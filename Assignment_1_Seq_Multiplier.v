==> flow/design.v <==
module seq_mult (
		p, done, 
		clk, start, a, b
		) ;
	input 		 clk, start;
	input [8-1:0] 	 a, b;
	output reg [2*8 - 1 : 0] p;
	output reg done;
	reg [2*8 - 1 : 0] multiplier;
	reg [2*8 - 1 : 0] multiplicand;
	reg [4 : 0] 	 ctr;
	always @(posedge clk)
		if (start)
    		begin
    			done 			<= 0;
    			p 				<= 0;
    			ctr 			<= 0;
    			multiplier[8 - 1 : 0] <= a;  
    			multiplicand[8 - 1 : 0] <= b;
			    multiplier[2*8 - 1 : 8] <= {8{a[7]}};
			    multiplicand[2*8 - 1 : 8] <= {8{b[7]}};
         	end
     	else
         	begin 
    			if (ctr < 2**(4)   ) 
        	  		begin
        	  		    if(multiplier[ctr])
        	  		        begin
        	  		            p <= p + multiplicand;
        	  		        end
        	  		    ctr <= ctr + 1;
        	  		    multiplicand = multiplicand << 1;
        	  		end
    	  		else
        	  		begin
        	     		done <= 1; 		 
        	  		end
         	end
endmodule  
### Step by step through the tools: seq_mult

The steps from the RTL of seq_mult to its reports follow in flow order.
Line numbers count from 1 in the design file above.
Operators: Yosys type, input widths -> output width; for muxes data width and select width s.
Library cell names are shortened.
A cell with - has no value.

| design | value |
|---|---|
| top | seq_mult |
| clock | clk |
| library | sky130hd |
| corner | tt_025C_1v80 |

### Elaborated design

Counts by Yosys on the flattened word-level netlist (proc, flatten, opt, wreduce; memories kept). Register bits leave out memories and registers merged into their read ports (data or address). Print and check cells are left out. Cells with the same type and inputs are merged into one.

| word-level totals | value |
|---|---|
| register bits after elaboration | 47 |
| input bits | 18 |
| word-level cells | 15 |

| operators by class | value |
|---|---|
| add/subtract/negate cells | 2 |
| order comparisons | 1 |
| shift operators | 1 |
| multiplexer cells | 3 |
| reduce/logical cells | 2 |

Operators by type and width:

| kind | number |
|---|---|
| $add 16x16->16 | 1 |
| $shiftx 16x5->1 | 1 |
| $mux 16 | 1 |
| $mux 8 | 2 |
| $add 5x1->5 const B | 1 |
| $lt 5x5->1 const B | 1 |
| $reduce_and 2->1 | 1 |
| $reduce_bool 2->1 | 1 |

### Longest topological paths

Depth = most cells in a row (Yosys ltp): at word level without a register or memory, in the mapped netlist without a sequential cell, where the memories' decode and read muxes count.

| logic depth | value |
|---|---|
| depth after elaboration | 3 |
| ABC_AREA | 0 |
| gate-level depth with buffers | 8 |
| depth with buffers taken out | 8 |

### Mapped cells and area

Yosys stat after the flow's synthesis: flattened, memories mapped to cells. It holds for the ABC_AREA given above (unset counts as 0); a run with the other value may have another netlist.

Cells by type:

| type | number | total area (um^2) |
|---|---|---|
| edfxtp_1 | 24 | 720.691 |
| dfxtp_1 | 22 | 440.422 |
| ha_1 | 16 | 200.192 |
| mux2i_1 | 10 | 100.096 |
| nor2_1 | 25 | 93.84 |
| mux2_2 | 7 | 78.826 |
| xnor2_1 | 9 | 78.826 |
| o21ai_0 | 14 | 70.067 |
| a21oi_1 | 13 | 65.062 |
| a21o_1 | 7 | 52.55 |
| inv_1 | 14 | 52.55 |
| nor2b_1 | 6 | 37.536 |
| xor2_1 | 4 | 35.034 |
| a211oi_1 | 4 | 30.029 |
| mux4_1 | 1 | 26.275 |
| nand2_1 | 7 | 26.275 |
| nand3_1 | 5 | 25.024 |
| mux4_2 | 1 | 22.522 |

Not listed: further types 32, cells in them 46.

| synthesis totals | value |
|---|---|
| cell count | 235 |
| chip area (Yosys) | 2,529.9 um^2 |
| sequential part of the area | 1,161.1 um^2 |
| mapped flip-flops | 46 |
| buffers | 8 |

### Worst setup path after synthesis

Path of least setup slack by OpenSTA after synthesis, without wires, with an ideal clock, recovery checks aside; 20% of the period is set as input and as output delay. Where synthesis merged equal registers, the netlist keeps one of their names.

| timing path after synthesis | value |
|---|---|
| path kind | reg-to-reg |
| start | register multiplicand[0] |
| end | register p[10] |
| clock period | 5.33 ns |
| setup time | 0.122 ns |
| arrival | 2.265 ns |
| required time | 5.208 ns |
| path slack | 2.943 ns |
| path delay | 2.387 ns |
| driving pins on the path | 9 |
| synthesis period reached | 2.387 ns |

"path delay" = arrival - input delay + setup time.
"driving pins on the path" counts driving pins, that of a launching flip-flop among them; a cell with two outputs on the path counts twice.
"synthesis period reached" is the clock period less the worst setup slack; recovery checks do not enter. This is arithmetic on one report: input and output delays are still those of the set period (20% each).
The rows between start and end are the longest chain of elaborated cells between them; the timing report does not say that the signal goes this way. Where chains are equally long, one stands for them.
A line is the first line of the expression or statement that the cell stems from. Yosys adds cells for indexed reads and writes and turns some case tables into memories.

| between the ends, after synthesis | value |
|---|---|
| cells stage by stage | edfxtp_1 > ha_1 > fa_1 > a21o_1 > a221oi_2 > nand2_1 > a31oi_1 > nor4_4 > a311o_1 |
| cells in the longest elaborated chain | 1 |
| elaborated cells on any way between the ends | 1 |
| classes of those cells | add/sub (1) |

RTL lines, path after synthesis:

| what | RTL line | text |
|---|---|---|
| start: declaration | 10 | `reg [2*8 - 1 : 0] multiplicand;` |
| start: assignment | 19 | `multiplicand[8 - 1 : 0] <= b;` |
| start: assignment | 32 | `multiplicand = multiplicand << 1;` |
| $add 16x16->16 | 29 | `p <= p + multiplicand;` |
| end: assignment | 16 | `p <= 0;` |
| end: assignment | 29 |  |
| end: declaration | 7 | `output reg [2*8 - 1 : 0] p;` |

### Worst path after layout

From the final timing report of run A: the path of least setup slack in the routed layout; clock arrival at registers is part of the times.

| timing path post-layout | value |
|---|---|
| path kind | reg-to-reg |
| start | register multiplicand[0] |
| end | register p[14] |
| clock period | 1.95 ns |
| setup time | 0.10 ns |
| arrival | 2.57 ns |
| required time | 2.15 ns |
| path slack | -0.42 ns |
| driving pins on the path | 10 |

The rows between start and end are the longest chain of elaborated cells between them; the timing report does not say that the signal goes this way. Where chains are equally long, one stands for them.

| between the ends, post-layout | value |
|---|---|
| cells stage by stage | edfxtp_1 > ha_4 > fa_2 > a21o_1 > a221oi_2 > buf_4 > and4b_1 > a41oi_2 > nand4b_1 > a21oi_1 |
| cells in the longest elaborated chain | 1 |
| elaborated cells on any way between the ends | 1 |
| classes of those cells | add/sub (1) |

RTL lines, path post-layout:

| what | RTL line | text |
|---|---|---|
| start: declaration | 10 | `reg [2*8 - 1 : 0] multiplicand;` |
| start: assignment | 19 | `multiplicand[8 - 1 : 0] <= b;` |
| start: assignment | 32 | `multiplicand = multiplicand << 1;` |
| $add 16x16->16 | 29 | `p <= p + multiplicand;` |
| end: assignment | 16 | `p <= 0;` |
| end: assignment | 29 |  |
| end: declaration | 7 | `output reg [2*8 - 1 : 0] p;` |

Subject: flow runs of seq_mult

Hi,

Measured results for seq_mult: 2 stored runs of the Yosys and OpenROAD flow on sky130hd. The settings differ; the order carries no meaning. The constraints put input and output delay at 20% of the set period each and load the outputs with 0.01 pF.
"achieved period" = clock period - worst setup slack. The figure is calculated, with input and output delays left at 20% of the set period.
"worst setup path time" means the part of the period allowed to the worst setup path (the constraints hold back 20% at inputs and 20% at outputs) less its slack; where the path has registers, the arrival times of their clocks count too.
By "total power of the final layout" is meant OpenSTA's value without simulated activity: inputs other than the clock are taken to toggle once in ten clock periods, and the tool carries that through the logic.
A setting shown as n/a is not set for that run.

| run name | period_ns | CORE_UTILIZATION | SETUP_SLACK_MARGIN | PLACE_DENSITY_LB_ADDON | CORE_ASPECT_RATIO | CORE_MARGIN | CELL_PAD_IN_SITES_GLOBAL_PLACEMENT | TNS_END_PERCENT | CTS_CLUSTER_SIZE | CTS_CLUSTER_DIAMETER | CAP_MARGIN | SLEW_MARGIN | MIN_ROUTING_LAYER | MAX_ROUTING_LAYER | CELL_PAD_IN_SITES_DETAIL_PLACEMENT | GPL_ROUTABILITY_DRIVEN | area of the synthesized netlist (um^2) | die size (um^2) | standard-cell area after layout (um^2) | final utilization (%) | setup slack of the critical path (ns) | setup total negative slack (ns) | worst hold slack in the final report (ns) | total power of the final layout (uW) | achieved period (ns) | worst setup path time (ns) | critical path type |
|---|---|---|---|---|---|---|---|---|---|---|---|---|---|---|---|---|---|---|---|---|---|---|---|---|---|---|---|
| run A | 1.95 | 40 | 0.05 | 0.2 | 0.71 | 9 | 1 | 5 | 21 | 251 | 20 | 25 | met2 | met4 | n/a | n/a | 2,529.9 | 9,553.9 | 3,589.7 | 61.1 | -0.420 | -1.991 | 0.434 | 4,019 | 2.370 | 2.37 | reg-to-reg |
| run B | 1.78 | 23 | n/a | 0.17 | 1.36 | 5 | n/a | 80 | 31 | 220 | 20 | 20 | met2 | n/a | 0 | 0 | 2,529.9 | 13,222.4 | 4,025.1 | 37.5 | -0.463 | -2.882 | 0.474 | 4,950 | 2.243 | 2.24 | reg-to-reg |

Regards
